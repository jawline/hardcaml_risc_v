==> flow/design.v <==
module video_signal_generator(
	input                 clk,            
	input                 rst,            
	output                hs,             
	output                vs,             
	output                de,             
	output                w_x_changed,
	output[11:0]          w_active_x
);
parameter H_ACTIVE = 16'd1024;     
parameter V_ACTIVE = 16'd600; 
parameter H_FP = 16'd32;      
parameter H_SYNC = 16'd48;   
parameter H_BP = 16'd240;
parameter V_FP  = 16'd10;      
parameter V_SYNC  = 16'd3;    
parameter V_BP  = 16'd12;     
parameter HS_POL = 1'b0;
parameter VS_POL = 1'b0;
parameter H_TOTAL = H_ACTIVE + H_FP + H_SYNC + H_BP; 
parameter V_TOTAL = V_ACTIVE + V_FP + V_SYNC + V_BP; 
reg x_changed;
reg hs_reg;                       
reg vs_reg;                       
reg hs_reg_d0;                    
reg vs_reg_d0;                    
reg[11:0] h_cnt;                  
reg[11:0] v_cnt;                  
reg[11:0] prev_active_x;               
reg[11:0] active_x;               
reg[11:0] active_y;               
reg h_active;                     
reg v_active;                     
wire video_active;                
reg video_active_d0;              
assign hs = hs_reg_d0;
assign vs = vs_reg_d0;
assign video_active = h_active & v_active;
assign de = video_active_d0;
assign w_active_x  = active_x;
assign w_x_changed = x_changed;
always@(posedge clk or posedge rst)
begin
	if(rst == 1'b1)
		begin
			hs_reg_d0 <= 1'b0;
			vs_reg_d0 <= 1'b0;
			video_active_d0 <= 1'b0;
		end
	else
		begin
			hs_reg_d0 <= hs_reg;
			vs_reg_d0 <= vs_reg;
			video_active_d0 <= video_active;
		end
end
always@(posedge clk or posedge rst)
begin
	if(rst == 1'b1)
		h_cnt <= 12'd0;
	else if(h_cnt == H_TOTAL - 1) 
		h_cnt <= 12'd0;
	else
		h_cnt <= h_cnt + 12'd1;
end
always@(posedge clk or posedge rst)
begin
    if (rst == 1'b1) 
        active_x <= 12'd0;
    else if(h_cnt >= H_FP + H_SYNC + H_BP - 1) 
        active_x <= h_cnt - (H_FP[11:0] + H_SYNC[11:0] + H_BP[11:0] - 12'd1);
    else
        active_x <= 12'd0;
end
always@(posedge clk or posedge rst)
begin
    if (rst == 1'b1) 
        prev_active_x <= 12'd0;
    else
        prev_active_x <= active_x;
end
always@(posedge clk or posedge rst)
begin
    if (rst == 1'b1) 
        x_changed <= 12'd0;
    else 
        x_changed <= (active_x != prev_active_x);
end
always@(posedge clk or posedge rst)
begin
	if(rst == 1'b1)
		v_cnt <= 12'd0;
	else if(h_cnt == H_FP  - 1) 
		if(v_cnt == V_TOTAL - 1) 
			v_cnt <= 12'd0;
		else
			v_cnt <= v_cnt + 12'd1;
	else
		v_cnt <= v_cnt;
end
always@(posedge clk or posedge rst)
begin
	if(rst == 1'b1)
		hs_reg <= 1'b0;
	else if(h_cnt == H_FP - 1) 
		hs_reg <= HS_POL;
	else if(h_cnt == H_FP + H_SYNC - 1) 
		hs_reg <= ~hs_reg;
	else
		hs_reg <= hs_reg;
end
always@(posedge clk or posedge rst)
begin
	if(rst == 1'b1)
		h_active <= 1'b0;
	else if(h_cnt == H_FP + H_SYNC + H_BP - 1) 
		h_active <= 1'b1;
	else if(h_cnt == H_TOTAL - 1) 
		h_active <= 1'b0;
	else
		h_active <= h_active;
end
always@(posedge clk or posedge rst)
begin
	if(rst == 1'b1)
		vs_reg <= 1'd0;
	else if((v_cnt == V_FP - 1) && (h_cnt == H_FP - 1)) 
		vs_reg <= HS_POL;
	else if((v_cnt == V_FP + V_SYNC - 1) && (h_cnt == H_FP - 1)) 
		vs_reg <= ~vs_reg;  
	else
		vs_reg <= vs_reg;
end
always@(posedge clk or posedge rst)
begin
	if(rst == 1'b1)
		v_active <= 1'd0;
	else if((v_cnt == V_FP + V_SYNC + V_BP - 1) && (h_cnt == H_FP - 1)) 
		v_active <= 1'b1;
	else if((v_cnt == V_TOTAL - 1) && (h_cnt == H_FP - 1))  
		v_active <= 1'b0;   
	else
		v_active <= v_active;
end
endmodule 
Step by step through the tools: video_signal_generator. What the tools print for video_signal_generator, step after step. Line numbers count from 1 in the design file above. Cell names lack the library's common part. Not given: -

Top: video_signal_generator. Clock port: clk. Standard-cell library: sky130hd. Library corner: tt_025C_1v80.

Elaborated design. Counts by Yosys on the flattened word-level netlist (proc, flatten, opt, wreduce; memories kept). Register bits leave out memories and registers merged into their read ports (data or address). Print and check cells are left out. Cells with the same type and inputs are merged into one.

The figure for equality and inequality tests is 9. For muxes and demuxes the number is 11. Bitwise operators: 3. Under reduce/logical cells stands 8. The entry for $lt $le $gt $ge reads 1. The figure for $add $sub $neg is 3.

Operators by type and width (number): 12-bit two-way mux (3); 12-bit by 1-bit adder with 12-bit output with constant B (2); 12-bit by 4-bit equality test with 1-bit output with constant B (2); 12-bit by 5-bit equality test with 1-bit output with constant B (2); 12-bit by 10-bit equality test with 1-bit output with constant B (1); 12-bit by 11-bit equality test with 1-bit output with constant B (1); 12-bit != test (1); 12-bit by 7-bit equality test with 1-bit output with constant B (1); 12-bit by 9-bit subtractor with 12-bit output with constant B (1); 12-bit by 9-bit >= comparator with 1-bit output with constant B (1); 12-bit by 9-bit equality test with 1-bit output with constant B (1); 2-bit nonzero test (4); 1-bit two-way mux (8); 1-bit logical AND (4); 1-bit NOT (2); 1-bit AND (1).

The entry for register bits reads 56. Elaborated cells: 47. Bits of input ports: 2.

Longest topological paths. Longest topological path by Yosys (ltp), each cell counted once; first at word level (registers and memories cut), then after technology mapping (sequential cells cut; the memories' decode and read muxes count).

The entry for depth in word-level cells reads 4. ABC_AREA: 0. Under gate-level depth with buffers stands 6. The entry for mapped depth without buffers reads 6.

After synthesis. The flow's flattened synthesis, as Yosys stat reports it; memories are mapped. The netlist is that of the ABC_AREA named above (0 if unset); the other value can give another one. Totals and module areas in this step are rounded.

The figure for buffer cells is 9. The entry for flip-flop cells reads 56. The figure for mapped area is 2550 um2. Mapped cells: 236.

Cell types (number): dfrtp_1 (56); xor2_1 (17); nand3_1 (17); xnor2_1 (9); nor2_1 (19); nand4_1 (11); nand2_1 (16); ha_1 (4); mux2i_1 (4); o21ai_0 (7); inv_1 (9); nor4_1 (5); o31ai_1 (4); and4_1 (3); a21oi_1 (5); and3_1 (4); nor2b_1 (4); nor3_1 (5).

Not listed: further types 26, cells in them 37.

Path before layout. Path of least setup slack by OpenSTA after synthesis, without wires, with an ideal clock, recovery checks aside; 20% of the period is set as input and as output delay. Where synthesis merged equal registers, the netlist keeps one of their names.

Kind: reg2reg. Start: register h_cnt[0]. End: register v_cnt[4]. The figure for data arrival time is 1384 ps. The figure for data required time is 2476 ps. Delay of the path: 1518 ps. Under stages on the path stands 6. The figure for setup time is 134 ps. The entry for buffers on the path reads 0. The figure for time at the first pin is 0 ps. The entry for setup slack reads 1092 ps. Period: 2610 ps. The figure for synthesis period reached is 1518 ps.

"delay of the path" = arrival - input delay + setup time. "stages on the path" counts driving pins, that of a launching flip-flop among them; a cell with two outputs on the path counts twice. "synthesis period reached" is the clock period less the worst setup slack; recovery checks do not enter. This is arithmetic on one report: input and output delays are still those of the set period (20% each). The rows between start and end are the longest chain of elaborated cells between them; the timing report does not say that the signal goes this way. Where chains are equally long, one stands for them. Each line given opens the expression or statement behind the cell; cells for indexed reads and writes are added by Yosys, which also makes memories of some case tables. At most two assigning lines are given for a register; there are more.

Cells stage by stage: dfrtp_1 -> ha_1 -> nor4b_2 -> nand3_1 -> a22oi_1 -> o31ai_1. The figure for length of the longest elaborated chain is 1. For elaborated cells between the ends (all ways) the number is 1. Those cells by class: eq/ne (1).

Ends and longest elaborated chain, post-synthesis: from (decl) (line 27) `reg[11:0] h_cnt;`; from (assign) (line 60) `h_cnt <= 12'd0;`; from (assign) (line 64) `h_cnt <= h_cnt + 12'd1;`; 12-bit by 5-bit equality test with 1-bit output (line 93) `else if(h_cnt == H_FP - 1)`; to (assign) (line 97) `v_cnt <= v_cnt + 12'd1;`; to (assign) (line 99) `v_cnt <= v_cnt;`; to (decl) (line 28) `reg[11:0] v_cnt;`.

Timing after layout. From the final timing report of entry A: the path of least setup slack in the routed layout; clock arrival at registers is part of the times. The path's times are printed in steps of 10 ps; the period is the one set.

Kind: reg2reg. Start: register h_cnt[0]. End: register vs_reg. The figure for data arrival time is 1810 ps. The figure for time at the first pin is 310 ps. Period: 1000 ps. The entry for buffers on the path reads 0. The figure for setup time is 100 ps. The entry for setup slack reads -600 ps. Under stages on the path stands 6. The figure for data required time is 1210 ps.

The rows between start and end are the longest chain of elaborated cells between them; the timing report does not say that the signal goes this way. Where chains are equally long, one stands for them. At most two assigning lines are given for a register; there are more.

Cells stage by stage: dfrtp_1 -> ha_4 -> and3_4 -> nand4_1 -> a211o_1 -> a21o_1. The figure for length of the longest elaborated chain is 4. For elaborated cells between the ends (all ways) the number is 6. Those cells by class: eq/ne (1); mux (2); reduce/logical (3).

Ends and longest elaborated chain, post-layout: from (decl) (line 27) `reg[11:0] h_cnt;`; from (assign) (line 60) `h_cnt <= 12'd0;`; from (assign) (line 64) `h_cnt <= h_cnt + 12'd1;`; 12-bit by 5-bit equality test with 1-bit output (line 129) `else if((v_cnt == V_FP + V_SYNC - 1) && (h_cnt == H_FP - 1))`; 1-bit logical AND (line 129); 1-bit two-way mux (line 129); 1-bit two-way mux (line 127) `else if((v_cnt == V_FP - 1) && (h_cnt == H_FP - 1))`; to (assign) (line 130) `vs_reg <= ~vs_reg;`; to (assign) (line 132) `vs_reg <= vs_reg;`; to (decl) (line 24) `reg vs_reg;`.

# Flow runs of video_signal_generator

Top module video_signal_generator; platform sky130hd; tools Yosys and OpenROAD; 2 stored runs in no particular order. Input and output delays are each 20% of the period that was set; the output load is 0.01 pF. "reached clock period" = clock period - worst setup slack. The figure is calculated, with input and output delays left at 20% of the set period. "critical path time" is the time allowed to the run's worst setup path (the clock period less input and output delay, where it has them) less its slack. Clock arrival times count: a late capture clock shortens it, a late launch clock lengthens it. "total power after layout" rests on the timing tool's default activity at the inputs, not on a simulated workload. "critical path time" is known to 10 ps. The results are shown rounded.

Entry A has these settings: period_ns 1.0; CAP_MARGIN 20; CORE_MARGIN 2; CORE_UTILIZATION 40; SLEW_MARGIN 20. The total negative slack is -17700 ps. The critical path time stands at 1600 ps. Critical path type: reg2reg. The post-route utilization comes to 61.9%. For the total power after layout the run shows 0.00362 W. The chip area after synthesis (Yosys) is 2550 um2. The standard-cell area of the final layout stands at 3860 um2. For the smallest setup slack the run shows -595 ps. The reached clock period stands at 1595 ps. The overall die area reads 7030 um2.

Entry B has these settings: period_ns 1.61; CORE_UTILIZATION 22; SETUP_SLACK_MARGIN 0.34; PLACE_DENSITY_LB_ADDON 0.19; HOLD_SLACK_MARGIN 0.24; CORE_ASPECT_RATIO 0.81; CORE_MARGIN 3; CELL_PAD_IN_SITES_GLOBAL_PLACEMENT 3; CELL_PAD_IN_SITES_DETAIL_PLACEMENT 2; TNS_END_PERCENT 50; ABC_AREA 1; GPL_ROUTABILITY_DRIVEN 1; CTS_CLUSTER_SIZE 25; SLEW_MARGIN 30; MIN_ROUTING_LAYER met2; CAP_MARGIN 20. The total negative slack is 0 ps. The critical path time stands at 1520 ps. Critical path type: reg2reg. The post-route utilization comes to 33.1%. For the total power after layout the run shows 0.00265 W. The chip area after synthesis (Yosys) is 2780 um2. The standard-cell area of the final layout stands at 4040 um2. For the smallest setup slack the run shows 87 ps. The reached clock period stands at 1523 ps. The overall die area reads 14000 um2.
